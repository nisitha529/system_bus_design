==> flow/design.v <==
module Bus_Arbiter(
input sys_clk,  
input sys_rst,
input m1_request,  
input m2_request,
input m1_slave_sel,
input m2_slave_sel,
input trans_done,
input s1_slave_split_en,
input s2_slave_split_en,
input s3_slave_split_en,
output reg m1_grant,
output reg m2_grant,
output reg arbiter_busy,
output reg bus_busy,
output reg[1:0] bus_grant,  
output reg[1:0] slave_sel  
);
parameter[2:0] IDEAL_STATE = 3'd0;
parameter[2:0] MASTER1_REQUESTING_STATE = 3'd1;
parameter[2:0] MASTER2_REQUESTING_STATE  = 3'd2;
parameter[2:0] BUS_BUSY_STATE = 3'd3;
parameter[2:0] SPLIT_AVAILABLE_STATE = 3'd4;
parameter[2:0] SPLIT_M1_GRANT_STATE = 3'd5;
parameter[2:0] SPLIT_M2_GRANT_STATE = 3'd6;
parameter[2:0] SPLIT_BUSY_STATE = 3'd7;
wire slave_split_available = s1_slave_split_en || s2_slave_split_en || s3_slave_split_en ;  
reg split_enabled;
reg [2:0] arbiter_state = 0;  
reg [1:0] master1_slave;
reg [1:0] master2_slave;
reg [1:0] clk_count;
reg slave_sel_done;
reg previous_m1_grant;
reg previous_m2_grant;
reg [1:0]previous_grant;
reg [1:0]previous_slave_sel;
reg [1:0] slave_addr_state = 0;
wire master_request_available = m1_request || m2_request;
parameter 
IDEAL = 0, 
ADR_STATE1 = 1, 
ADR_STATE2 = 2; 
always @(posedge sys_clk or posedge sys_rst) 
begin
    if (sys_rst == 1'b1)
    begin
        master1_slave <= 2'b0;
        master2_slave <= 2'b0;
		  slave_sel_done <= 1'b0;
		  slave_addr_state <= IDEAL;
    end
	else
    begin
		case (slave_addr_state)
			IDEAL:begin
				if (master_request_available == 1 & arbiter_busy == 0 & bus_busy == 0)
				begin
					slave_addr_state <= ADR_STATE1;
                master1_slave[0] <= m1_slave_sel;
                master2_slave[0] <= m2_slave_sel;
               slave_sel_done <= 1'b0;
				end
				else
					slave_addr_state <= IDEAL;
               slave_sel_done <= 1'b0;
            end    
	   ADR_STATE1:begin
		slave_addr_state <= ADR_STATE2;
                master1_slave[1] <= m1_slave_sel;
                master2_slave[1] <= m2_slave_sel;
            end
            ADR_STATE2: begin
		slave_addr_state <= IDEAL;
                slave_sel_done = 1'b1;
            end
            default: begin
                slave_addr_state <= IDEAL;
            end  
        endcase
    end
end   
always @(posedge sys_clk or posedge sys_rst)
begin
if (sys_rst == 1'b1)
    begin
        arbiter_state <= IDEAL_STATE ;
        m1_grant = 0;
        m2_grant = 0; 
        bus_grant = 2'b0;
        slave_sel = 2'b0;
	    arbiter_busy = 0;
		bus_busy = 0;
        split_enabled = 0;
    end
else 
    begin
    case (arbiter_state)
    IDEAL_STATE :begin      
            if (m1_request == 1'b1)  
            begin
                arbiter_state <= MASTER1_REQUESTING_STATE ;	
				arbiter_busy = 1;
            end
            else if (m2_request == 1'b1 ) 
            begin
                arbiter_state <= MASTER2_REQUESTING_STATE ;
                arbiter_busy = 1;
            end
            else
            begin
                arbiter_state <= IDEAL_STATE ;
				arbiter_busy = 0;
				bus_busy = 0;
                split_enabled = 0;
            end
        end
    MASTER1_REQUESTING_STATE :begin
            if (slave_sel_done == 1'b1)        
            begin
                arbiter_state <= BUS_BUSY_STATE;
                bus_grant = 2'd1;
				m1_grant = 1;
				m2_grant = 0;
                slave_sel[0] = master1_slave[0];
                slave_sel[1] = master1_slave[1];
         	    arbiter_busy = 0;
				bus_busy = 1;
            end
            else
            begin
                arbiter_state <= MASTER1_REQUESTING_STATE ;
            end
        end
    MASTER2_REQUESTING_STATE :begin
            if (slave_sel_done == 1'b1)            
            begin
                arbiter_state <= BUS_BUSY_STATE;
                bus_grant = 2'd2;
                m2_grant = 1;
				m1_grant = 0;
                slave_sel[0] = master2_slave[0];
                slave_sel[1] = master2_slave[1];
         	    arbiter_busy = 0;
				bus_busy = 1;
            end
            else
            begin
                arbiter_state <= MASTER2_REQUESTING_STATE ;
            end
        end
    BUS_BUSY_STATE :begin
            if (trans_done == 1'b1)            
            begin
                arbiter_state <= IDEAL_STATE;
				bus_busy = 0;
				m1_grant = 0;
                m2_grant = 0;
            end
			else if (slave_split_available == 1'b1)
			begin
                arbiter_state <= SPLIT_AVAILABLE_STATE;
                previous_m1_grant <= m1_grant;
                previous_m2_grant <= m2_grant;
				previous_grant <= bus_grant;
				previous_slave_sel <= slave_sel;
                split_enabled <= 1;
				bus_busy = 0;
                arbiter_busy = 0;
			end
			else
            begin
                arbiter_state <= BUS_BUSY_STATE ;
				bus_busy = 1;
            end
        end
    SPLIT_AVAILABLE_STATE :begin      
            if (m1_request == 1'b1 )
            begin
                arbiter_state <= SPLIT_M1_GRANT_STATE ;
                m1_grant = 0;
                m2_grant = 0; 
                bus_grant = 2'b0;
                slave_sel = 2'b0; 	
				arbiter_busy = 1;
            end
            else if (m2_request == 1'b1 ) 
            begin
                arbiter_state <= SPLIT_M2_GRANT_STATE ;
                m1_grant = 0;
                m2_grant = 0; 
                bus_grant = 2'b0;
                slave_sel = 2'b0; 
                arbiter_busy = 1;
            end
			else if (slave_split_available == 1'b0)
			begin
                arbiter_state <= BUS_BUSY_STATE;
                m1_grant <= previous_m1_grant;
                m2_grant <= previous_m2_grant;
				bus_grant <= previous_grant;
				slave_sel <= previous_slave_sel;
				bus_busy = 1;
                split_enabled <= 0;
			end
            else
            begin
                arbiter_state <= SPLIT_AVAILABLE_STATE ;
                m1_grant = 0;
                m2_grant = 0; 
                bus_grant = 2'b0;
                slave_sel = 2'b0;                
				arbiter_busy = 0;
				bus_busy = 0;
            end
        end
    SPLIT_M1_GRANT_STATE :begin
            if (slave_sel_done == 1'b1)        
            begin
                if (master1_slave != previous_slave_sel)
                begin
                    arbiter_state <= SPLIT_BUSY_STATE;
                    bus_grant = 2'd1;
					m1_grant = 1;
					m2_grant = 0;
                    slave_sel[0] = master1_slave[0];
                    slave_sel[1] = master1_slave[1];
         	        arbiter_busy = 0;
					bus_busy = 1;
                end
                else
                begin 
                    arbiter_state<=SPLIT_AVAILABLE_STATE;
                    arbiter_busy = 0;
                end
            end
            else
            begin
                arbiter_state <= SPLIT_M1_GRANT_STATE ;
                bus_busy = 0;
            end
        end 
    SPLIT_M2_GRANT_STATE :begin
            if (slave_sel_done == 1'b1)            
            begin
                if (master2_slave != previous_slave_sel)                
                begin
                    arbiter_state <= SPLIT_BUSY_STATE;
                    bus_grant = 2'd2;
                    m2_grant = 1;
				    m1_grant = 0;
                    slave_sel[0] = master2_slave[0];
                    slave_sel[1] = master2_slave[1];
         	        arbiter_busy = 0;
				    bus_busy = 1;
                end 
                else
                begin 
                    arbiter_state<=SPLIT_AVAILABLE_STATE;
                    arbiter_busy = 0;
                end
            end
            else
            begin
                arbiter_state <= SPLIT_M2_GRANT_STATE ;
                bus_busy = 0;
            end
        end  
    SPLIT_BUSY_STATE :begin
            if (trans_done == 1'b1)
			begin
                arbiter_state <= BUS_BUSY_STATE;
                m1_grant = previous_m1_grant;
                m2_grant = previous_m2_grant;
				bus_grant <= previous_grant;
				slave_sel <= previous_slave_sel;
				bus_busy = 1;
                split_enabled <= 0; 
			end
			else
            begin
                arbiter_state <= SPLIT_BUSY_STATE ;
				bus_busy = 1;
            end
        end      
        default : begin
            arbiter_state <= IDEAL_STATE ;
            m1_grant = 0;
            m2_grant = 0; 
            bus_grant = 2'b0;
            slave_sel = 2'b0;
			arbiter_busy = 0;
			bus_busy = 0;
        end
    endcase
    end
end
endmodule
# Step by step through the tools: Bus_Arbiter
# What the tools print for Bus_Arbiter, step after step.
# Line numbers count from 1 in the design file above.
# Operators carry their Yosys type and port widths (W data, S select, Z words).
# Library cell names are shortened.
# Not given: -
dict set report design {
  top_module {Bus_Arbiter}
  clock {sys_clk}
  library {sky130hd}
  pvt_corner {tt_025C_1v80}
}

# After elaboration
# Yosys after proc, flatten, opt, wreduce and memory -nomap, before mapping. Memory bits, and registers merged into a memory's read port (data or address), are not among the register bits. Print and check cells are not counted. Equal cells are merged and count once.
dict set report word_totals {
  regBits 24
  input_bits 10
  wordCells 149
}
dict set report op_classes {
  eq_ne 28
  muxes 80
  n_logic 9
  reduce_and_logical 15
}
# cell n
set op_table {}
lappend op_table {{$mux W2} 23}
lappend op_table {{$mux W1} 43}
lappend op_table {{$ne A2 B2 Y1 const B} 13}
lappend op_table {{$pmux W3 S8} 1}
lappend op_table {{$pmux W2 S6} 2}
lappend op_table {{$pmux W1 S7} 3}
lappend op_table {{$mux W3} 5}
lappend op_table {{$eq A3 B3 Y1 const B} 4}
lappend op_table {{$reduce_and A9 Y1} 1}
lappend op_table {{$reduce_and A8 Y1} 1}
lappend op_table {{$not A1 Y1} 7}
lappend op_table {{$reduce_and A7 Y1} 1}
lappend op_table {{$eq A3 B2 Y1 const B} 2}
lappend op_table {{$ne A3 B3 Y1 const B} 2}
lappend op_table {{$ne A2 B1 Y1 const B} 2}
lappend op_table {{$ne A2 B2 Y1} 2}
lappend op_table {{$reduce_or A2 Y1} 2}
lappend op_table {{$reduce_and A4 Y1} 1}
lappend op_table {{$reduce_or A4 Y1} 1}
lappend op_table {{$pmux W2 S2} 1}
lappend op_table {{$pmux W1 S4} 1}
lappend op_table {{$logic_or A1 B1 Y1} 3}
lappend op_table {{$eq A3 B1 Y1 const B} 1}
lappend op_table {{$logic_not A3 Y1} 1}
lappend op_table {{$reduce_and A3 Y1} 1}
lappend op_table {{$and A1 B1 Y1} 2}
lappend op_table {{$eq A2 B1 Y1 const B} 1}
lappend op_table {{$eq A2 B2 Y1 const B} 1}
# Other operator kinds: 4; their cells: 4.

# Depth
# Depth = most cells in a row (Yosys ltp): at word level without a register or memory, in the mapped netlist without a sequential cell, where the memories' decode and read muxes count.
dict set report depth {
  depth_word 6
  ABC_AREA 0
  ltp_mapped 7
}

# Mapped cells and area
# The flow's flattened synthesis, as Yosys stat reports it; memories are mapped. The netlist is that of the ABC_AREA named above (0 if unset); the other value can give another one.
# The area totals of this step are shown rounded.
dict set report mapped {
  cells 145
  mapped_area_um2 1500
  seq_area_um2 630
  ffs 24
}
# type n area_total_um2
set types {}
lappend types {dfrtp_1 18 450.432}
lappend types {edfxtp_1 6 180.173}
lappend types {mux2_2 5 56.304}
lappend types {buf_6 4 45.043}
lappend types {mux2_4 3 45.043}
lappend types {a32oi_1 4 35.034}
lappend types {nand3_1 7 35.034}
lappend types {o311ai_2 2 32.531}
lappend types {a21oi_1 6 30.029}
lappend types {o21ai_0 6 30.029}
lappend types {xor2_1 3 26.275}
lappend types {buf_2 5 25.024}
lappend types {mux2_1 2 22.522}
lappend types {nand2_1 6 22.522}
lappend types {mux2i_1 2 20.019}
lappend types {a21boi_4 1 18.768}
lappend types {a31oi_1 3 18.768}
lappend types {inv_1 5 18.768}
# Not listed: further types 38, cells in them 57.

# Worst setup path after synthesis
# Source: OpenSTA report_checks on the synthesized netlist (no wires, ideal clock, input and output delay 20% of the period each), path of least setup slack; recovery checks are left aside. Register names are those of the netlist, which keeps one name where synthesis merged equal registers.
dict set report synth_timing {
  path_type {register to register}
  start {register arbiter_state[2]}
  end {register previous_grant[0]}
  clock_period_ps 2320
  setup_ps 386
  arrival_ps 1609
  t_required_ps 1934
  setup_slack_ps 325
  delay_ps 1995
  stages 5
  path_buffers 3
  period_less_setup_slack_ps 1995
}
# "delay_ps" = arrival - input delay + setup time.
# "stages" counts driving pins, that of a launching flip-flop among them; a cell with two outputs on the path counts twice.
# "period_less_setup_slack_ps" is the clock period less the worst setup slack; recovery checks do not enter. This is arithmetic on one report: input and output delays are still those of the set period (20% each).
# Between the ends stands the longest chain of elaborated cells between them, by number of cells; it is not shown to be the way that was timed. Of several equally long chains one is given.
# A line is the first line of the expression or statement that the cell stems from. Yosys adds cells for indexed reads and writes and turns some case tables into memories.
# At most two assigning lines are given for a register; there are more.
dict set report synth_via {
  path_cell_list {dfrtp_1 -> buf_2 -> buf_2 -> buf_6 -> nor4_1}
  elab_chain_len 2
  cells_between 2
  cone_lines 1
  classes_between {eq/ne: 1; reduce/logical: 1}
}
# element line_no
set synth_lines {}
lappend synth_lines {{start, declared} 29} ;# reg [2:0] arbiter_state = 0;
lappend synth_lines {{start, assigned} 87} ;# arbiter_state <= IDEAL_STATE ;
lappend synth_lines {{start, assigned} 102} ;# arbiter_state <= MASTER1_REQUESTING_STATE ;
lappend synth_lines {{$eq A3 B2 Y1} 98} ;# case (arbiter_state)
lappend synth_lines {{$reduce_and A4 Y1} -}
lappend synth_lines {{end, assigned} 165} ;# previous_grant <= bus_grant;
lappend synth_lines {{end, declared} 36} ;# reg [1:0]previous_grant;

# Path in the finished layout
# From the final timing report of run 1: the path of least setup slack in the routed layout; clock arrival at registers is part of the times.
# The report prints the path's times to 10 ps; the period is as set.
dict set report layout_timing {
  path_type {register to register}
  start {register arbiter_state[2]}
  end {register previous_slave_sel[1]}
  clock_period_ps 3050
  setup_ps 360
  arrival_ps 2200
  t_required_ps 2970
  setup_slack_ps 770
  stages 5
  path_buffers 3
}
# Between the ends stands the longest chain of elaborated cells between them, by number of cells; it is not shown to be the way that was timed. Of several equally long chains one is given.
# At most two assigning lines are given for a register; there are more.
dict set report layout_via {
  path_cell_list {dfrtp_1 -> buf_2 -> buf_2 -> buf_6 -> nor4_2}
  elab_chain_len 2
  cells_between 2
  cone_lines 1
  classes_between {eq/ne: 1; reduce/logical: 1}
}
# element line_no
set layout_lines {}
lappend layout_lines {{start, declared} 29} ;# reg [2:0] arbiter_state = 0;
lappend layout_lines {{start, assigned} 87} ;# arbiter_state <= IDEAL_STATE ;
lappend layout_lines {{start, assigned} 102} ;# arbiter_state <= MASTER1_REQUESTING_STATE ;
lappend layout_lines {{$eq A3 B2 Y1} 98} ;# case (arbiter_state)
lappend layout_lines {{$reduce_and A4 Y1} -}
lappend layout_lines {{end, assigned} 166} ;# previous_slave_sel <= slave_sel;
lappend layout_lines {{end, declared} 37} ;# reg [1:0]previous_slave_sel;

; Measured data: module Bus_Arbiter, platform sky130hd, 2 stored runs of the flow under differing settings, order arbitrary. Input and output delays are each 20% of the period that was set; the output load is 0.01 pF.
; "period_reached_ps" = clock period - worst setup slack. The figure is calculated, with input and output delays left at 20% of the set period.
; "totalPower_mw" rests on the timing tool's default activity at the inputs, not on a simulated workload.
; Results are given in rounded form.

[run 1: settings]
period_ns = 3.05
CORE_UTILIZATION = 35
SETUP_SLACK_MARGIN = -0.2
PLACE_DENSITY = 0.63
CELL_PAD_IN_SITES_GLOBAL_PLACEMENT = 1
CELL_PAD_IN_SITES_DETAIL_PLACEMENT = 2
GPL_TIMING_DRIVEN = 0
CTS_CLUSTER_DIAMETER = 269
MIN_ROUTING_LAYER = met1
CAP_MARGIN = 20
CORE_MARGIN = 2
SLEW_MARGIN = 20
[run 1: results]
synthesis_area_um2 = 1500
design.die.area_um2 = 4900
stdcell_area_um2 = 1800
worstSetupSlack_ps = 770
fin_tns_ps = 0
ws_hold_ps = 480
totalPower_mw = 1.9
period_reached_ps = 2281

[run 2: settings]
period_ns = 2.38
CORE_UTILIZATION = 20
CORE_ASPECT_RATIO = 0.86
CELL_PAD_IN_SITES_GLOBAL_PLACEMENT = 3
CELL_PAD_IN_SITES_DETAIL_PLACEMENT = 1
TNS_END_PERCENT = 15
ABC_AREA = 0
GPL_TIMING_DRIVEN = 0
GPL_ROUTABILITY_DRIVEN = 1
SLEW_MARGIN = 5
MIN_ROUTING_LAYER = met1
CAP_MARGIN = 20
CORE_MARGIN = 2
[run 2: results]
synthesis_area_um2 = 1500
design.die.area_um2 = 8400
stdcell_area_um2 = 1900
worstSetupSlack_ps = 170
fin_tns_ps = 0
ws_hold_ps = 480
totalPower_mw = 2.3
period_reached_ps = 2207
